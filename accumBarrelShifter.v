==> flow/design.v <==
`timescale 1ns / 1ps
module my_abstest(
    input wire clk, rst,
    input wire [4:0] partial_sum,
    output reg [7:0] op, 
    output reg op_valid
    );
    reg [7:0] accumulator;
    reg [2:0] state, next_state;
    parameter IDLE = 3'b00; 
    parameter MSB = 3'b001;  
    parameter LSB1 = 3'b010;  
    parameter LSB2 = 3'b011;  
    parameter LSB = 3'b100;  
    always @(posedge clk or posedge rst) begin
        if(rst) begin
            state <= IDLE;
            accumulator <= 7'b0;
            op <= 7'b0;
            op_valid <= 1'b0;
        end
        else begin
            state <= next_state;
            op_valid <= 1'b0;
            case(state) 
                IDLE: begin
                    accumulator <= 0;
                end
                MSB: begin
                    accumulator <= partial_sum << 3;
                end
                LSB1: begin
                    accumulator <= accumulator + (partial_sum << 2);
                end
                LSB2: begin
                    accumulator <= accumulator + (partial_sum << 1);
                end
                LSB: begin
                    accumulator <= accumulator + partial_sum;
                    op <= accumulator + partial_sum;
                    op_valid <= 1'b1;
                end
             endcase
        end
    end
    always @(*) begin
        case(state)
            IDLE: next_state = MSB;
            MSB: next_state = LSB1;
            LSB1: next_state = LSB2;
            LSB2: next_state = LSB;
            LSB: next_state = IDLE;
            default: next_state = IDLE;
        endcase
    end
endmodule
From RTL to reports: my_abstest
What the tools print for my_abstest, step after step.
Lines are those of the file above, counted from 1.
Operators: Yosys type, input widths -> output width; for muxes data width and select width s.
Cell names lack the library's common part.
{ "inputs": {"design": "my_abstest", "clock": "clk", "cell_library": "sky130hd", "lib_corner": "tt_025C_1v80"} }

After elaboration
Source: Yosys, flattened and elaborated, memories not mapped. Widths are those after wreduce. Registers that Yosys merges into a memory's read port (data or address) are not register bits. Print and check cells do not count. Equal cells are merged and count once.
{ "op_classes": {"n_addsub": 3, "multipliers": 0, "div": 0, "n_cmp": 0, "n_eq": 4, "shift": 0, "n_mux": 3, "bitwise": 0, "n_reduce_logical": 2} }
{ "op_table": {"columns": ["op", "n"], "rows": [
  ["$pmux 8 s5", 1],
  ["$pmux 3 s4", 1],
  ["$add 8x5->8", 1],
  ["$add 8x6->8", 1],
  ["$add 8x7->8", 1],
  ["$eq 3x2->1 const B", 2],
  ["$reduce_bool 5->1", 1],
  ["$eq 3x1->1 const B", 1],
  ["$eq 3x3->1 const B", 1],
  ["$logic_not 3->1", 1],
  ["$mux 1", 1]
]} }
{ "word_totals": {"register_bits": 20, "latchBits": 0, "ramBits": 0, "romBits": 0, "clocked_rd_ports_x_width": 0, "n_memories": 0, "in_bits": 7, "word_cells": 16} }

Longest topological paths
Longest topological path by Yosys (ltp), each cell counted once; first at word level (registers and memories cut), then after technology mapping (sequential cells cut; the memories' decode and read muxes count).
{ "logic_depth": {"word_depth": 2, "abc_area": 0, "depth_mapped": 8, "mapped_depth_nobuf": 8} }

After synthesis
Source: synth_stat.txt of the flow (Yosys; design flattened, memories mapped). It holds for the ABC_AREA given above (unset counts as 0); a run with the other value may have another netlist.
The area totals of this step are shown rounded.
{ "mapped": {"cells": 151, "mapped_area_um2": 1518, "ffs": 22, "buffers": 5} }
{ "types": {"columns": ["type", "n"], "rows": [
  ["dfrtp_1", 21],
  ["ha_1", 15],
  ["fa_1", 3],
  ["o21ai_0", 12],
  ["inv_1", 15],
  ["xor2_1", 6],
  ["a222oi_1", 4],
  ["nand2_1", 10],
  ["xnor2_1", 4],
  ["a211oi_1", 4],
  ["nor2_1", 8],
  ["o211ai_1", 4],
  ["dfstp_2", 1],
  ["a21oi_1", 5],
  ["a21o_1", 3],
  ["mux2_2", 2],
  ["nand3b_1", 2],
  ["o2111ai_2", 1]
]} }
Other cell types: 27; their cells: 31.

Worst setup path after synthesis
OpenSTA on the mapped netlist: ideal clock, no wires. The path of least setup slack (recovery checks aside). Input and output delay are each 20% of the period. Register names are those of the netlist, which keeps one name where synthesis merged equal registers.
{ "synth_timing": {"path_kind": "input port to flip-flop", "from": "input partial_sum[0]", "to": "register accumulator[7]", "clock_period_ps": 3970, "in_delay_ps": 794, "launch_ps": 794, "arrival_ps": 2353, "required_ps": 3841, "slack_ps": 1488, "path_delay_ps": 1688, "driving_pins": 8, "n_path_buf": 0, "synth_period_reached_ps": 2482} }
"path_delay_ps" is the arrival time less input delay plus setup time.
"driving_pins" counts driving pins, that of a launching flip-flop among them; a cell with two outputs on the path counts twice.
"synth_period_reached_ps" is the clock period less the worst setup slack; recovery checks do not enter. This is arithmetic on one report: input and output delays are still those of the set period (20% each).
The rows between start and end are the longest chain of elaborated cells between them; the timing report does not say that the signal goes this way. Where chains are equally long, one stands for them.
Each line given opens the expression or statement behind the cell; cells for indexed reads and writes are added by Yosys, which also makes memories of some case tables.
A register here has more assigning lines than the two given.
{ "synth_between": {"cell_sequence": "ha_1 -> inv_1 -> fa_1 -> nand2b_1 -> a21oi_2 -> a211oi_1 -> a41o_1 -> a2111o_1", "elab_chain_len": 2, "cone_cells": 4} }
{ "synth_lines": {"columns": ["item", "line", "text"], "rows": [
  ["start: declaration", 4, "input wire [4:0] partial_sum,"],
  ["$add 8x5->8", 39, "accumulator <= accumulator + partial_sum;"],
  ["$pmux 8 s5", 25, "case(state)"],
  ["end: assignment", 30, "accumulator <= partial_sum << 3;"],
  ["end: assignment", 33, "accumulator <= accumulator + (partial_sum << 2);"],
  ["end: declaration", 8, "reg [7:0] accumulator;"]
]} }

Path in the finished layout
Path of least setup slack in the final report of run 1 (OpenROAD, finished layout, wires in). Where an end is a register, its clock arrival counts in the times.
The path's times are printed in steps of 10 ps; the period is the one set.
{ "layout_timing": {"path_kind": "flip-flop to flip-flop", "from": "register accumulator[0]", "to": "register accumulator[6]", "clock_period_ps": 2180, "launch_ps": 260, "arrival_ps": 2100, "required_ps": 2320, "slack_ps": 210, "driving_pins": 8, "n_path_buf": 0} }
The rows between start and end are the longest chain of elaborated cells between them; the timing report does not say that the signal goes this way. Where chains are equally long, one stands for them.
A register here has more assigning lines than the two given.
{ "layout_between": {"cell_sequence": "dfrtp_1 -> ha_4 -> fa_2 -> a21o_4 -> a221o_1 -> xor2_1 -> nand2_1 -> o211ai_1", "elab_chain_len": 2, "cone_cells": 4} }
{ "layout_lines": {"columns": ["item", "line", "text"], "rows": [
  ["start: declaration", 8, "reg [7:0] accumulator;"],
  ["start: assignment", 30, "accumulator <= partial_sum << 3;"],
  ["start: assignment", 33, "accumulator <= accumulator + (partial_sum << 2);"],
  ["$add 8x5->8", 39, "accumulator <= accumulator + partial_sum;"],
  ["$pmux 8 s5", 25, "case(state)"],
  ["end: assignment", 30, null],
  ["end: assignment", 33, null],
  ["end: declaration", 8, null]
]} }

Memo
Re: implementation data of my_abstest

Record of 2 stored runs of the RTL-to-layout flow on my_abstest, platform sky130hd. The runs are unordered. Constraints: input delay and output delay 20% of the set period each, output load 0.01 pF.
"period_less_ws_ps" is the run's clock period less its worst setup slack. It is reckoned from that one timing run; input and output delays stay at 20% of the period that was set.
"critical_path_time_ps": the worst setup path's part of the clock period (all of it between registers, 20% less for each end at a port) less its slack. A launch clock that arrives late makes it longer, a capture clock that arrives late makes it shorter.
By "total_power_mw" is meant OpenSTA's value without simulated activity: inputs other than the clock are taken to toggle once in ten clock periods, and the tool carries that through the logic.
"critical_path_time_ps" is given in steps of 10 ps.
The results are shown rounded.
[
  {
    "run": "run 1",
    "settings": { "period_ns": 2.18, "CORE_UTILIZATION": 29, "SETUP_SLACK_MARGIN": 0.33, "PLACE_DENSITY_LB_ADDON": 0.25, "CORE_ASPECT_RATIO": 0.64, "CELL_PAD_IN_SITES_DETAIL_PLACEMENT": 1, "TNS_END_PERCENT": 40, "GPL_TIMING_DRIVEN": 1, "GPL_ROUTABILITY_DRIVEN": 1, "CTS_CLUSTER_SIZE": 22, "MIN_ROUTING_LAYER": "met1", "CAP_MARGIN": 20, "CORE_MARGIN": 2, "SLEW_MARGIN": 20 },
    "results": { "yosys.chip_area_um2": 1518, "fin_util_frac": 0.417, "total_power_mw": 0.9540, "fin_tns_ps": 0, "post_route_stdcell_area_um2": 2137, "critical_path_time_ps": 1970, "worst_path_kind": "flip-flop to flip-flop", "fin_hold_ws_ps": 407, "worstSetupSlack_ps": 211, "die_area_um2": 5843, "period_less_ws_ps": 1969 }
  },
  {
    "run": "run 2",
    "settings": { "period_ns": 3.81, "CORE_UTILIZATION": 55, "PLACE_DENSITY_LB_ADDON": 0.16, "CELL_PAD_IN_SITES_GLOBAL_PLACEMENT": 0, "TNS_END_PERCENT": 100, "ABC_AREA": 0, "GPL_ROUTABILITY_DRIVEN": 1, "CTS_CLUSTER_DIAMETER": 39, "MIN_ROUTING_LAYER": "met2", "CAP_MARGIN": 20, "CORE_MARGIN": 2, "SLEW_MARGIN": 20 },
    "results": { "yosys.chip_area_um2": 1518, "fin_util_frac": 0.643, "total_power_mw": 0.4762, "fin_tns_ps": 0, "post_route_stdcell_area_um2": 1728, "critical_path_time_ps": 2160, "worst_path_kind": "input port to flip-flop", "fin_hold_ws_ps": 409, "worstSetupSlack_ps": 890, "die_area_um2": 3196, "period_less_ws_ps": 2920 }
  }
]
